==> flow/design.v <==
module debounce_switches(
input clk,
input rst,
input [17:0]SW, 
output reg [17:0] SW_db
);
wire [17:0]no;
DeBounce db0(clk, rst, SW[0], no[0]);
DeBounce db1(clk, rst, SW[1], no[1]);
DeBounce db2(clk, rst, SW[2], no[2]);
DeBounce db3(clk, rst, SW[3], no[3]);
DeBounce db4(clk, rst, SW[4], no[4]);
DeBounce db5(clk, rst, SW[5], no[5]);
DeBounce db6(clk, rst, SW[6], no[6]);
DeBounce db7(clk, rst, SW[7], no[7]);
DeBounce db10(clk, rst, SW[8], no[8]);
DeBounce db11(clk, rst, SW[9], no[9]);
DeBounce db12(clk, rst, SW[10], no[10]);
DeBounce db13(clk, rst, SW[11], no[11]);
DeBounce db14(clk, rst, SW[12], no[12]);
DeBounce db15(clk, rst, SW[13], no[13]);
DeBounce db16(clk, rst, SW[14], no[14]); 
DeBounce db17(clk, rst, SW[15], no[15]);
DeBounce db18(clk, rst, SW[16], no[16]);
DeBounce db19(clk, rst, SW[17], no[17]);
always @(*)
	SW_db = no;
endmodule
`timescale 1 ns / 100 ps
module  DeBounce 
	(
	input 			clk, n_reset, button_in,				 
	output reg 	DB_out													 
	);
	parameter N = 11 ;		 
	reg  [N-1 : 0]	q_reg;							 
	reg  [N-1 : 0]	q_next;
	reg DFF1, DFF2;									 
	wire q_add;											 
	wire q_reset;
	assign q_reset = (DFF1  ^ DFF2);		 
	assign  q_add = ~(q_reg[N-1]);			 
	always @ ( q_reset, q_add, q_reg)
		begin
			case( {q_reset , q_add})
				2'b00 :
						q_next <= q_reg;
				2'b01 :
						q_next <= q_reg + 1;
				default :
						q_next <= { N {1'b0} };
			endcase 	
		end
	always @ ( posedge clk )
		begin
			if(n_reset ==  1'b0)
				begin
					DFF1 <= 1'b0;
					DFF2 <= 1'b0;
					q_reg <= { N {1'b0} };
				end
			else
				begin
					DFF1 <= button_in;
					DFF2 <= DFF1;
					q_reg <= q_next;
				end
		end
	always @ ( posedge clk )
		begin
			if(q_reg[N-1] == 1'b1)
					DB_out <= DFF2;
			else
					DB_out <= DB_out;
		end
	endmodule
-- Tool chain data of debounce_switches
What the tools print for debounce_switches, step after step.
Lines are those of the file above, counted from 1.
Operators carry their Yosys type and port widths (W data, S select, Z words).
Cell names lack the library's common part.
Not given: n/a
- design top: debounce_switches
- clock: clk
- cell library: sky130hd
- library corner: tt_025C_1v80

-- After elaboration
Counts by Yosys on the flattened word-level netlist (proc, flatten, opt, wreduce; memories kept). Register bits leave out memories and registers merged into their read ports (data or address). Print and check cells are left out. Cells with the same type and inputs are merged into one.
- $add $sub $neg: 18
- eq/ne operators at 18
- noted muxes and demuxes: 18
- bitwise gates (word level) at 36
- reductions and logical operators at 18
- operators with widths (operator ; number):
    $pmux W11 S2 ; 18
    $add A11 B1 Y11 const B ; 18
    $eq A2 B1 Y1 const B ; 18
    $logic_not A2 Y1 ; 18
    $xor A1 B1 Y1 ; 18
    $not A1 Y1 ; 18
- register bits after elaboration at 252
- input bits at 20
- noted output and inout bits: 18
- cells after elaboration: 180

-- Longest topological paths
Depth = most cells in a row (Yosys ltp): at word level without a register or memory, in the mapped netlist without a sequential cell, where the memories' decode and read muxes count.
- depth in word-level cells at 3
- ABC_AREA: 0
- gate-level depth with buffers: 5
- gate-level depth less buffers at 4

-- Synthesis result
The flow's flattened synthesis, as Yosys stat reports it; memories are mapped. The netlist is that of the ABC_AREA named above (0 if unset); the other value can give another one.
- cells by type (cell ; number):
    dfxtp_1 ; 234
    edfxtp_1 ; 18
    a21oi_1 ; 107
    xor2_1 ; 53
    or4_1 ; 54
    o31ai_1 ; 51
    nand4b_1 ; 36
    nor2_1 ; 84
    or3_1 ; 45
    xnor2_1 ; 29
    and2_1 ; 36
    ha_1 ; 18
    nand2_1 ; 60
    o21ai_0 ; 44
    mux2i_1 ; 21
    nand4b_4 ; 7
    inv_1 ; 38
    nand3_1 ; 28
Other cell types: 15; their cells: 121.
- cells in the netlist at 1084
- noted synthesis area: 10550.1 µm²
- sequential area at 5225.0 µm²
- flip-flops: 252
- buffer cells: 54
The figures by module come from a second, unflattened synthesis with its own total; it is not the netlist above.
- cell total of the unflattened synthesis at 1008
- noted area (unflattened synthesis): 10652.7 µm²
Rows give one instance, submodules left out.
- by module (module ; times used ; cells ; area (µm²)):
    DeBounce ; 18 ; 56 ; 591.8
    debounce_switches ; 1 ; 0 ; 0.0

-- Timing after synthesis
Source: OpenSTA report_checks on the synthesized netlist (no wires, ideal clock, input and output delay 20% of the period each), path of least setup slack; recovery checks are left aside. Register names are those of the netlist, which keeps one name where synthesis merged equal registers.
- path kind: register to register
- start: register db1.q_reg[0]
- end: register db1.q_reg[8]
- clock period: 2.69 ns
- launch time at the first pin: 0.000 ns
- noted arrival time: 1.330 ns
- noted required time: 2.619 ns
- noted slack: 1.289 ns
- path delay: 1.401 ns
- stages on the path: 5
- noted buffers on the path: 0
- synthesis period reached: 1.401 ns
"path delay" = arrival - input delay + setup time.
"stages on the path" counts driving pins, that of a launching flip-flop among them; a cell with two outputs on the path counts twice.
"synthesis period reached" is the clock period less the worst setup slack; recovery checks do not enter. This is arithmetic on one report: input and output delays are still those of the set period (20% each).
Between the ends stands the longest chain of elaborated cells between them, by number of cells; it is not shown to be the way that was timed. Of several equally long chains one is given.
Each line given opens the expression or statement behind the cell; cells for indexed reads and writes are added by Yosys, which also makes memories of some case tables.
- path through: dfxtp_1 ha_1 nand4b_1 or4_1 a21oi_1
- cells in the longest elaborated chain at 2
- elaborated cells on any way between the ends at 2
- source lines of those cells at 2
- those cells by class: add/sub: 1; mux: 1
- ends and longest elaborated chain, post-synthesis (element ; RTL line ; text):
    start: declaration ; 36 ; reg [N-1 : 0] q_reg;
    start: assignment ; 60 ; q_reg <= { N {1'b0} };
    start: assignment ; 66 ; q_reg <= q_next;
    $add A11 B1 Y11 ; 49 ; q_next <= q_reg + 1;
    $pmux W11 S2 ; 45 ; case( {q_reset , q_add})
    end: assignment ; 60 ;
    end: assignment ; 66 ;
    end: declaration ; 36 ;

-- Path in the finished layout
Path of least setup slack in the final report of flow run A (OpenROAD, finished layout, wires in). Where an end is a register, its clock arrival counts in the times.
- path kind: register to output
- start: register db6.DB_out
- end: output SW_db[6]
- clock period: 1.74 ns
- launch time at the first pin: 0.52 ns
- noted arrival time: 1.10 ns
- noted required time: 1.39 ns
- noted slack: 0.29 ns
- stages on the path: 2
- noted buffers on the path: 1
- path through: edfxtp_1 buf_2
- cells in the longest elaborated chain at 0
- elaborated cells on any way between the ends at 0
- source lines of those cells at 0
- ends and longest elaborated chain, post-layout (element ; RTL line ; text):
    start: declaration ; 33 ; output reg DB_out
    start: assignment ; 72 ; DB_out <= DFF2;
    start: assignment ; 74 ; DB_out <= DB_out;
    end: declaration ; 5 ; output reg [17:0] SW_db

Record of 2 stored runs of the RTL-to-layout flow on debounce_switches, platform sky130hd. The runs are unordered. Constraints: input delay and output delay 20% of the set period each, output load 0.01 pF.
"clock period reached" = clock period - worst setup slack. The figure is calculated, with input and output delays left at 20% of the set period.
"time on the worst setup path" means the part of the period allowed to the worst setup path (the constraints hold back 20% at inputs and 20% at outputs) less its slack; where the path has registers, the arrival times of their clocks count too.
"power consumption": no workload was simulated; the value follows from the tool's default switching activity.

Flow run A

==> flow/run.sh <==
#!/bin/bash
# the make line also repeats the synthesis and layout settings of config.mk as NAME=value (left out here)
make -C /OpenROAD-flow-scripts/flow DESIGN_CONFIG=/design/flow/config.mk WORK_HOME=/design/flow/orfs CLKGATE_MAP_FILE= finish
==> flow/config.mk <==
export PLATFORM = sky130hd
export DESIGN_NAME = debounce_switches
export DESIGN_NICKNAME = debounce_switches
export VERILOG_FILES = /design/flow/design.v
export SDC_FILE = /design/flow/constraint.sdc
export NUM_CORES = 4
export LEC_CHECK = 0
export CAP_MARGIN = 20
export CELL_PAD_IN_SITES_DETAIL_PLACEMENT = 0
export CORE_MARGIN = 3
export CORE_UTILIZATION = 59
export CTS_CLUSTER_SIZE = 66
export PLACE_DENSITY_LB_ADDON = 0.03
export SETUP_SLACK_MARGIN = 0.36
export SLEW_MARGIN = 30
export TNS_END_PERCENT = 50
==> flow/constraint.sdc <==
create_clock -name core_clock -period 1.74 [get_ports {clk}]
set_input_delay 0.3480 -clock core_clock [delete_from_list [all_inputs] [get_ports {clk}]]
set_output_delay 0.3480 -clock core_clock [all_outputs]
set_load 0.01 [all_outputs]

Measured in flow run A:
- noted the die area: 19521.7 µm²
- total negative slack: 0.000 ns
- utilization in the final report: 0.719
- noted the time on the worst setup path: 1.10 ns
- critical path kind: register to output
- worst slack on setup checks at 0.287 ns
- chip area in the Yosys report at 10550.1 µm²
- worst hold slack in the final report: 0.319 ns
- noted the area of the standard cells in the finished layout: 12527.0 µm²
- noted the power consumption: 11935 uW
- clock period reached: 1.453 ns

Flow run B

==> flow/run.sh <==
#!/bin/bash
# the make line also repeats the synthesis and layout settings of config.mk as NAME=value (left out here)
make -C /OpenROAD-flow-scripts/flow DESIGN_CONFIG=/design/flow/config.mk WORK_HOME=/design/flow/orfs CLKGATE_MAP_FILE= finish
==> flow/config.mk <==
export PLATFORM = sky130hd
export DESIGN_NAME = debounce_switches
export DESIGN_NICKNAME = debounce_switches
export VERILOG_FILES = /design/flow/design.v
export SDC_FILE = /design/flow/constraint.sdc
export NUM_CORES = 4
export LEC_CHECK = 0
export CAP_MARGIN = 15
export CELL_PAD_IN_SITES_GLOBAL_PLACEMENT = 0
export CORE_MARGIN = 2
export CORE_UTILIZATION = 27
export GPL_ROUTABILITY_DRIVEN = 1
export GPL_TIMING_DRIVEN = 0
export MAX_ROUTING_LAYER = met5
export MIN_ROUTING_LAYER = met2
export PLACE_DENSITY = 0.38
export SETUP_SLACK_MARGIN = 0.41
export SLEW_MARGIN = 30
==> flow/constraint.sdc <==
create_clock -name core_clock -period 1.54 [get_ports {clk}]
set_input_delay 0.3080 -clock core_clock [delete_from_list [all_inputs] [get_ports {clk}]]
set_output_delay 0.3080 -clock core_clock [all_outputs]
set_load 0.01 [all_outputs]

Measured in flow run B:
- noted the die area: 40670.8 µm²
- total negative slack: 0.000 ns
- utilization in the final report: 0.408
- noted the time on the worst setup path: 1.23 ns
- critical path kind: register to output
- worst slack on setup checks at 0.003 ns
- chip area in the Yosys report at 10550.1 µm²
- worst hold slack in the final report: 0.274 ns
- noted the area of the standard cells in the finished layout: 15768.9 µm²
- noted the power consumption: 14411 uW
- clock period reached: 1.537 ns
